==> flow/design.v <==
`timescale 1ns / 1ps
module activityleds (
	input      clk,
	input      [15:0] in, out,
	output reg sck, rck, ser
);
localparam shiftclk = 8;
reg [shiftclk:0] clk_cntr;
wire clk2 = clk_cntr[shiftclk];
always @(posedge clk) begin
	clk_cntr <= clk_cntr + 1;
	if (clk_cntr[shiftclk]) begin
		clk_cntr <= 0;
	end
end
localparam STATE_INIT = 2'b00;
localparam STATE_SEND = 2'b01;
localparam STATE_LOOP = 2'b10;
localparam STATE_DONE = 2'b11;
reg [1:0] state = STATE_INIT;
reg [2:0] colpos = 3'b111;
reg [3:0] bitno = 4'b1111;
always @(posedge clk)
begin
	if (clk2) begin
		case (state)
		STATE_INIT: begin
			rck <= 0;
			sck <= 0;
			bitno <= 4'b1111;
			colpos <= colpos + 1;
			state <= STATE_SEND;
		end
		STATE_SEND: begin
			if (bitno-1 == colpos) ser <= 1;
			else if (bitno == 10) ser <=  inact[colpos & 7];
			else if (bitno == 11) ser <= outact[colpos & 7];
			else if (bitno == 12) ser <= outact[colpos + 8];
			else if (bitno == 13) ser <=  inact[colpos + 8];
			else ser <= 0;
			sck <= 1;
			state <= STATE_LOOP;
		end
		STATE_LOOP: begin
			sck <= 0;
			bitno <= bitno - 1;
			state <= bitno == 0 ? STATE_DONE : STATE_SEND;
		end
		STATE_DONE: begin
			rck <= 1;
			state <= STATE_INIT;
		end
		default:
			state <= STATE_INIT;
		endcase
	end
end
reg [63:0] idle_count = 0;
wire idle = idle_count[29];  
always @(posedge clk) begin
	if (in > 0 || out > 0) begin
		idle_count <= 0;
	end
	if (!idle) begin
		idle_count <= idle_count + 1;
	end
end
localparam ssclk = 20;
reg [ssclk:0] ssclk_cntr;
wire ssclk2 = ssclk_cntr[ssclk];
always @(posedge clk) begin
	ssclk_cntr <= ssclk_cntr + 1;
	if (ssclk_cntr[ssclk]) begin
		ssclk_cntr <= 0;
	end
end
reg [2:0] ssbitno = 0;
reg [15:0] ssin = 0;
reg [15:0] ssout = 0;
wire [15:0] inact  = idle ? ssin  : in;
wire [15:0] outact = idle ? ssout : out;
always @(posedge clk) begin
	if (!idle) begin
		ssbitno <= 0;
		ssin <= 0;
		ssout <= 0;
	end
	else begin
		if (ssclk2) begin
			ssbitno <= ssbitno + 1;
			ssin[7-ssbitno & 7] <= !ssin[7-ssbitno & 7];
			ssin[7-ssbitno + 8] <= !ssin[7-ssbitno + 8];
			ssout[7-ssbitno & 7] <= !ssout[7-ssbitno & 7];
			ssout[7-ssbitno + 8] <= !ssout[7-ssbitno + 8];
		end
	end
end
endmodule
* Step by step through the tools: activityleds
Tool output for the design above, in the order of the flow.
Line numbers count from 1 in the design file above.
Operators carry their Yosys type and port widths (W data, S select, Z words).
A cell with -- has no value.
- Top :: activityleds
- Clock :: clk
- Standard-cell library :: sky130hd
- Library corner :: tt_025C_1v80

* Word level
Yosys after proc, flatten, opt, wreduce and memory -nomap, before mapping. Memory bits, and registers merged into a memory's read port (data or address), are not among the register bits. Print and check cells are not counted.
- Order comparisons :: 2
- Shift-type cells :: 14
- Mux-type cells :: 13
- Add/sub/neg operators :: 11
- Eq/ne operators :: 9
- Bitwise gates (word level) :: 10
- Reduce/logical cells :: 16
** Operators by type and width (count)
- $shift A1 B33 Y16 :: 4
- $mux W64 :: 2
- $shift A1 B33 Y16 const A :: 2
- $and A16 B16 Y16 :: 4
- $or A16 B16 Y16 :: 4
- $shiftx A16 B4 Y1 :: 4
- $add A64 B1 Y64 const B :: 1
- $shiftx A16 B6 Y1 :: 3
- $neg A3 Y33 :: 1
- $neg A32 Y33 :: 1
- $gt A16 B1 Y1 const B :: 2
- $shiftx A16 B32 Y1 :: 1
- $not A16 Y16 :: 2
- $eq A32 B3 Y1 :: 1
- $mux W16 :: 2
- $add A21 B1 Y21 const B :: 1
- $eq A4 B4 Y1 const B :: 4
- $reduce_and A2 Y1 :: 5
- $add A9 B1 Y9 const B :: 1
- $pmux W4 S2 :: 1
- $pmux W2 S4 :: 1
- $reduce_bool A2 Y1 :: 3
- $add A3 B1 Y3 const B :: 2
- $add A4 B5 Y6 const B :: 1
- $add A3 B4 Y5 const B :: 1
- $sub A4 B1 Y5 const B :: 1
- $logic_not A1 Y1 :: 4
- $eq A2 B2 Y1 const B :: 2
Other operator kinds: 10; their cells: 14.
- Input bits :: 33
- Register bits :: 141
- Output and inout bits :: 3
- Word-level cells :: 88

* Longest topological paths
Depth = most cells in a row (Yosys ltp): at word level without a register or memory, in the mapped netlist without a sequential cell, where the memories' decode and read muxes count.
- Depth after elaboration :: 8
- ABC_AREA :: 0
- Depth in mapped cells :: 10
- Gate-level depth less buffers :: 9

* Mapped cells and area
Source: synth_stat.txt of the flow (Yosys; design flattened, memories mapped). It holds for the ABC_AREA given above (unset counts as 0); a run with the other value may have another netlist.
The area totals of this step are shown rounded.
** Cells by type
- sky130_fd_sc_hd__dfxtp_1 :: count 66, total area 1.32E+03 um2
- sky130_fd_sc_hd__edfxtp_1 :: count 41, total area 1.23E+03 um2
- sky130_fd_sc_hd__mux4_2 :: count 16, total area 360.346 um2
- sky130_fd_sc_hd__ha_1 :: count 21, total area 262.752 um2
- sky130_fd_sc_hd__nor2_1 :: count 65, total area 243.984 um2
- sky130_fd_sc_hd__xor2_1 :: count 27, total area 236.477 um2
- sky130_fd_sc_hd__nand2_1 :: count 57, total area 213.955 um2
- sky130_fd_sc_hd__xnor2_1 :: count 22, total area 192.685 um2
- sky130_fd_sc_hd__nor2b_1 :: count 28, total area 175.168 um2
- sky130_fd_sc_hd__nand4_1 :: count 23, total area 143.888 um2
- sky130_fd_sc_hd__mux2i_1 :: count 13, total area 130.125 um2
- sky130_fd_sc_hd__o21ai_0 :: count 24, total area 120.115 um2
- sky130_fd_sc_hd__nand3_1 :: count 23, total area 115.11 um2
- sky130_fd_sc_hd__nor4_2 :: count 7, total area 87.584 um2
- sky130_fd_sc_hd__a21oi_1 :: count 17, total area 85.082 um2
- sky130_fd_sc_hd__nor4_1 :: count 12, total area 75.072 um2
- sky130_fd_sc_hd__a32oi_1 :: count 8, total area 70.067 um2
- sky130_fd_sc_hd__mux2i_4 :: count 3, total area 67.565 um2
Not listed: further types 40, cells in them 157.
- Flip-flops :: 107
- Area of sequential cells :: 2550 um2
- Standard cells after synthesis :: 630
- Buffer cells :: 31
- Mapped area :: 6170 um2

* Path before layout
Source: OpenSTA report_checks on the synthesized netlist (no wires, ideal clock, input and output delay 20% of the period each), path of least setup slack; recovery checks are left aside. Register names are those of the netlist, which keeps one name where synthesis merged equal registers.
- Kind :: reg2reg
- From :: register idle_count[29]
- To :: register idle_count[0]
- Required time :: 2.697 ns
- Setup time :: 0.463 ns
- Launch time at the first pin :: 0.000 ns
- Period :: 3.16 ns
- Stages on the path :: 7
- Buffers on the path :: 2
- Path delay :: 2.208 ns
- Path slack :: 0.951 ns
- Data arrival time :: 1.745 ns
- Period reached after synthesis :: 2.209 ns
"path delay" = arrival - input delay + setup time.
"stages on the path" counts driving pins, that of a launching flip-flop among them; a cell with two outputs on the path counts twice.
"period reached after synthesis" is the clock period less the worst setup slack; recovery checks do not enter. This is arithmetic on one report: input and output delays are still those of the set period (20% each).
The rows between start and end are the longest chain of elaborated cells between them; the timing report does not say that the signal goes this way. Where chains are equally long, one stands for them.
A line is the first line of the expression or statement that the cell stems from. Yosys adds cells for indexed reads and writes and turns some case tables into memories.
Only ways into the end's enable, where the timed path ends, are counted here.
- Cell sequence :: sky130_fd_sc_hd__dfxtp_1 -> sky130_fd_sc_hd__clkbuf_1 -> sky130_fd_sc_hd__buf_2 -> sky130_fd_sc_hd__nor4b_1 -> sky130_fd_sc_hd__nand4_1 -> sky130_fd_sc_hd__nor2_1 -> sky130_fd_sc_hd__nand2_1
- Length of the longest elaborated chain :: 1
- Elaborated cells on any way between the ends :: 1
- RTL lines with such cells :: 0
- Those cells by class :: eq/ne: 1
** Ends and longest elaborated chain, post-synthesis
- start, declared :: RTL line 58 : reg [63:0] idle_count = 0;
- start, assigned :: RTL line 62 : idle_count <= 0;
- start, assigned :: RTL line 65 : idle_count <= idle_count + 1;
- $ne A2 B1 Y1
- end, assigned :: RTL line 62
- end, assigned :: RTL line 65
- end, declared :: RTL line 58

* Path in the finished layout
Path of least setup slack in the final report of entry A (OpenROAD, finished layout, wires in). Where an end is a register, its clock arrival counts in the times.
- Kind :: reg2reg
- From :: register ssbitno[2]
- To :: register ssout[0]
- Setup time :: 0.08 ns
- Path slack :: 0.83 ns
- Required time :: 4.09 ns
- Data arrival time :: 3.26 ns
- Period :: 3.82 ns
- Buffers on the path :: 0
- Launch time at the first pin :: 0.35 ns
- Stages on the path :: 8
Lines with a computed index may be missing from the assigning lines.
- Cell sequence :: sky130_fd_sc_hd__dfxtp_1 -> sky130_fd_sc_hd__inv_2 -> sky130_fd_sc_hd__ha_1 -> sky130_fd_sc_hd__nor2b_1 -> sky130_fd_sc_hd__nand4_1 -> sky130_fd_sc_hd__nor2_1 -> sky130_fd_sc_hd__nand2_1 -> sky130_fd_sc_hd__a21boi_1
** Ends and longest elaborated chain, after layout
- start, declared :: RTL line 77 : reg [2:0] ssbitno = 0;
- start, assigned :: RTL line 84 : ssbitno <= 0;
- start, assigned :: RTL line 90 : ssbitno <= ssbitno + 1;
- end, assigned :: RTL line 86 : ssout <= 0;
- end, declared :: RTL line 79 : reg [15:0] ssout = 0;
Chain of elaborated cells between the ends: none given.

Subject: flow runs of activityleds

Hi,

Settings and measured results of 2 stored flow runs for module activityleds (sky130hd), not sorted in any way. The constraints put input and output delay at 20% of the set period each and load the outputs with 0.01 pF.
By "period achieved" is meant the clock period of the run minus its worst setup slack. This is arithmetic on one report: input and output delays are still those of the set period (20% each).
By "time of the worst setup path" is meant the share of the clock period that the worst setup path is allowed (20% is reserved at inputs, 20% at outputs), minus its slack. Clock arrival times at its registers enter into it.
"total power of the final layout": no workload was simulated; the value follows from the tool's default switching activity.
Results are given in rounded form.

** Entry A
- Settings :: period_ns=3.82; CORE_UTILIZATION=54; PLACE_DENSITY_LB_ADDON=0.22; CORE_ASPECT_RATIO=0.74; CELL_PAD_IN_SITES_DETAIL_PLACEMENT=1; TNS_END_PERCENT=85; GPL_ROUTABILITY_DRIVEN=1; SLEW_MARGIN=5; MAX_ROUTING_LAYER=met5; CAP_MARGIN=20; CORE_MARGIN=2
- Utilization after routing :: 62.0%
- Standard-cell area after routing :: 6890 um2
- Total negative slack :: 0.000 ns
- Period achieved :: 2.991 ns
- Yosys chip area after synthesis :: 6170 um2
- Time of the worst setup path :: 2.99 ns
- Class of the worst setup path :: reg2reg
- Total power of the final layout :: 2.15 mW
- Lowest setup slack :: 0.829 ns
- Post-route worst hold slack :: 0.455 ns
- Full die area :: 12300 um2

** Entry B
- Settings :: period_ns=2.77; CAP_MARGIN=20; CORE_MARGIN=2; CORE_UTILIZATION=40; SLEW_MARGIN=20
- Utilization after routing :: 46.3%
- Standard-cell area after routing :: 7020 um2
- Total negative slack :: 0.000 ns
- Period achieved :: 2.335 ns
- Yosys chip area after synthesis :: 6170 um2
- Time of the worst setup path :: 2.33 ns
- Class of the worst setup path :: reg2reg
- Total power of the final layout :: 2.94 mW
- Lowest setup slack :: 0.435 ns
- Post-route worst hold slack :: 0.431 ns
- Full die area :: 16400 um2

Regards
