==> flow/design.v <==
`timescale 1ns / 1ps
module debouncer(
    input clk, pin,
    output reg state
);
reg sync_0, sync_1;
always @(posedge clk) sync_0 <= pin;
always @(posedge clk) sync_1 <= sync_0;
reg [15:0] count;
always @(posedge clk)
    if (state == sync_1)
        count <= 0;
    else begin
        count <= count + 1;
        if (count == 16'hffff) state <= ~state;
    end
endmodule
`timescale 1ns / 1ps
module onetimeclick(
    input clk, pin,
    output reg state
);
wire click;
debouncer db_1 (clk, pin, click);
reg clicked;
always @(posedge clk)
begin
    if (click && !clicked) begin
        clicked <= 1;
        state <= 1;
    end
    else begin
        state <= 0;
    end
    if (!click)
        clicked <= 0;
end
endmodule 
# Reports on onetimeclick
# Tool output for the design above, in the order of the flow.
# Line numbers count from 1 in the design file above.
# Operators: Yosys type, input widths -> output width; for muxes data width and select width s.
# Cell names lack the library's common part.
# A cell with -- has no value.
dict set report design {
  design {onetimeclick}
  clock_port {clk}
  cell_library {sky130hd}
  lib_corner {tt_025C_1v80}
}

# Elaborated design
# Counts by Yosys on the flattened word-level netlist (proc, flatten, opt, wreduce; memories kept). Register bits leave out memories and registers merged into their read ports (data or address); mux counts leave out enables and synchronous resets folded into registers. Print and check cells are left out. Cells with the same type and inputs are merged into one.
dict set report word_totals {
  ff_bits 21
  inputBits 2
  out_inout_bits 1
}
dict set report op_classes {
  n_addsub 1
  equal 2
  muxes 1
  n_logic 2
  reduce_and_logical 3
}
# op n
set op_table {}
lappend op_table {{$add 16x1->16 const B} 1}
lappend op_table {{$eq 16x16->1 const B} 1}
lappend op_table {{$not 1->1} 2}
lappend op_table {{$reduce_and 2->1} 1}
lappend op_table {{$eq 1x1->1} 1}
lappend op_table {{$logic_and 1x1->1} 1}
lappend op_table {{$logic_not 1->1} 1}
lappend op_table {{$mux 1} 1}

# Longest topological paths
# Depth = most cells in a row (Yosys ltp): at word level without a register or memory, in the mapped netlist without a sequential cell, where the memories' decode and read muxes count.
dict set report logic_depth {
  ltp_word 3
  ABC_AREA 0
  depth_mapped 5
  depth_no_buf 5
}

# Mapped cells and area
# Yosys stat after the flow's synthesis: flattened, memories mapped to cells. It holds for the ABC_AREA given above (unset counts as 0); a run with the other value may have another netlist.
# cell_type n type_area_um2
set by_type {}
lappend by_type {dfxtp_1 20 400.384}
lappend by_type {xnor2_1 10 87.584}
lappend by_type {nor2_1 14 52.55}
lappend by_type {edfxtp_1 1 30.029}
lappend by_type {nand4_2 2 25.024}
lappend by_type {nor3_1 5 25.024}
lappend by_type {nor4_4 1 21.27}
lappend by_type {nand3_1 4 20.019}
lappend by_type {inv_1 5 18.768}
lappend by_type {nor4_1 3 18.768}
lappend by_type {xor2_1 2 17.517}
lappend by_type {nand2_1 4 15.014}
lappend by_type {ha_1 1 12.512}
lappend by_type {nand4_1 2 12.512}
lappend by_type {or3_4 1 11.261}
lappend by_type {a21oi_1 2 10.01}
lappend by_type {mux2i_1 1 10.01}
lappend by_type {nand3_2 1 10.01}
# Not listed: further types 7, cells in them 9.
dict set report synth_totals {
  mapped_cells 88
  area_um2 848.3
  sequential_area_um2 430.4
  flip_flops 21
}
# By module: a second synthesis without flattening, with its own total; a netlist apart from the flattened one above.
dict set report unflattened {
  hier_cells 88
  area_unflattened_um2 858.3
}
# Rows give one instance, submodules left out.
# mod instances n_cells area_um2
set by_module {}
lappend by_module {debouncer 1 84 800.8}
lappend by_module {onetimeclick 1 4 57.6}

# Worst setup path after synthesis
# OpenSTA on the mapped netlist: ideal clock, no wires. The path of least setup slack (recovery checks aside). Input and output delay are each 20% of the period. Register names are those of the netlist, which keeps one name where synthesis merged equal registers.
dict set report synth_path {
  path_type {register to register}
  start {register db_1.count[8]}
  end {register db_1.state}
  clock_period_ns 1.98
  setup_time_ns 0.326
  launch_ns 0.000
  arrival_ns 1.150
  required_ns 1.654
  setup_slack_ns 0.504
  delay_ns 1.476
  driving_pins 4
  n_path_buf 0
  synth_period_reached_ns 1.476
}
# "delay_ns" = arrival - input delay + setup time.
# "driving_pins" counts driving pins, that of a launching flip-flop among them; a cell with two outputs on the path counts twice.
# "synth_period_reached_ns" is the clock period less the worst setup slack; recovery checks do not enter. This is arithmetic on one report: input and output delays are still those of the set period (20% each).
# Between the ends stands the longest chain of elaborated cells between them, by number of cells; it is not shown to be the way that was timed. Of several equally long chains one is given.
# Each line given opens the expression or statement behind the cell; cells for indexed reads and writes are added by Yosys, which also makes memories of some case tables.
dict set report synth_between {
  cell_sequence {dfxtp_1 nand4_2 or3_4 nor4_1}
  elab_chain_len 2
  cells_between 2
  lines_between 1
  cone_classes {1 x eq/ne; 1 x reduce/logical}
}
# element line
set synth_lines {}
lappend synth_lines {{from (decl)} 9} ;# reg [15:0] count;
lappend synth_lines {{from (assign)} 12} ;# count <= 0;
lappend synth_lines {{from (assign)} 14} ;# count <= count + 1;
lappend synth_lines {{$eq 16x16->1} 15} ;# if (count == 16'hffff) state <= ~state;
lappend synth_lines {{$reduce_and 2->1} --}
lappend synth_lines {{to (assign)} 15}
lappend synth_lines {{to (decl)} 4} ;# output reg state

# Worst path after layout
# Path of least setup slack in the final report of run 2 (OpenROAD, finished layout, wires in). Where an end is a register, its clock arrival counts in the times.
dict set report layout_path {
  path_type {register to register}
  start {register db_1.count[0]}
  end {register db_1.count[14]}
  clock_period_ns 2.16
  setup_time_ns 0.11
  launch_ns 0.30
  arrival_ns 1.82
  required_ns 2.35
  setup_slack_ns 0.53
  driving_pins 6
  n_path_buf 0
}
# Between the ends stands the longest chain of elaborated cells between them, by number of cells; it is not shown to be the way that was timed. Of several equally long chains one is given.
dict set report layout_between {
  cell_sequence {dfxtp_1 ha_1 nand4_2 nor4_1 xnor2_1 nor2_1}
  elab_chain_len 1
  cells_between 1
  lines_between 1
  cone_classes {1 x add/sub}
}
# element line
set layout_lines {}
lappend layout_lines {{from (decl)} 9} ;# reg [15:0] count;
lappend layout_lines {{from (assign)} 12} ;# count <= 0;
lappend layout_lines {{from (assign)} 14} ;# count <= count + 1;
lappend layout_lines {{$add 16x1->16} 14}
lappend layout_lines {{to (assign)} 12}
lappend layout_lines {{to (assign)} 14}
lappend layout_lines {{to (decl)} 9}

## Implementation results

Measured data: module onetimeclick, platform sky130hd, 2 stored runs of the flow under differing settings, order arbitrary. Input and output delays are each 20% of the period that was set; the output load is 0.01 pF.

# run 1
==> flow/run.sh <==
#!/bin/bash
# the make line also repeats the synthesis and layout settings of config.mk as NAME=value (left out here)
make -C /OpenROAD-flow-scripts/flow DESIGN_CONFIG=/design/flow/config.mk WORK_HOME=/design/flow/orfs CLKGATE_MAP_FILE= finish
==> flow/config.mk <==
export PLATFORM = sky130hd
export DESIGN_NAME = onetimeclick
export DESIGN_NICKNAME = onetimeclick
export VERILOG_FILES = /design/flow/design.v
export SDC_FILE = /design/flow/constraint.sdc
export NUM_CORES = 4
export LEC_CHECK = 0
export CAP_MARGIN = 20
export CELL_PAD_IN_SITES_GLOBAL_PLACEMENT = 3
export CORE_ASPECT_RATIO = 1.24
export CORE_MARGIN = 2
export CORE_UTILIZATION = 67
export CTS_CLUSTER_SIZE = 12
export GPL_ROUTABILITY_DRIVEN = 1
export GPL_TIMING_DRIVEN = 0
export MIN_ROUTING_LAYER = met2
export SETUP_SLACK_MARGIN = 0.28
export SLEW_MARGIN = 25
==> flow/constraint.sdc <==
create_clock -name core_clock -period 1.89 [get_ports {clk}]
set_input_delay 0.3780 -clock core_clock [delete_from_list [all_inputs] [get_ports {clk}]]
set_output_delay 0.3780 -clock core_clock [all_outputs]
set_load 0.01 [all_outputs]

==> run 1: results <==
outcome="unfinished; error GPL-0301 in placement"

# run 2
==> flow/run.sh <==
#!/bin/bash
# the make line also repeats the synthesis and layout settings of config.mk as NAME=value (left out here)
make -C /OpenROAD-flow-scripts/flow DESIGN_CONFIG=/design/flow/config.mk WORK_HOME=/design/flow/orfs CLKGATE_MAP_FILE= finish
==> flow/config.mk <==
export PLATFORM = sky130hd
export DESIGN_NAME = onetimeclick
export DESIGN_NICKNAME = onetimeclick
export VERILOG_FILES = /design/flow/design.v
export SDC_FILE = /design/flow/constraint.sdc
export NUM_CORES = 4
export LEC_CHECK = 0
export CAP_MARGIN = 0
export CORE_ASPECT_RATIO = 1.05
export CORE_MARGIN = 6
export CORE_UTILIZATION = 70
export CTS_CLUSTER_SIZE = 81
export GPL_ROUTABILITY_DRIVEN = 0
export GPL_TIMING_DRIVEN = 0
export MIN_ROUTING_LAYER = met1
export PLACE_DENSITY = 0.58
export SLEW_MARGIN = 20
==> flow/constraint.sdc <==
create_clock -name core_clock -period 2.16 [get_ports {clk}]
set_input_delay 0.4320 -clock core_clock [delete_from_list [all_inputs] [get_ports {clk}]]
set_output_delay 0.4320 -clock core_clock [all_outputs]
set_load 0.01 [all_outputs]

==> run 2: results <==
synthArea_um2=848.3
total_die_area_um2=2191.6
fin_util_pct=84.4
setup_ws_ns=0.530
tns_setup_ns=0.000
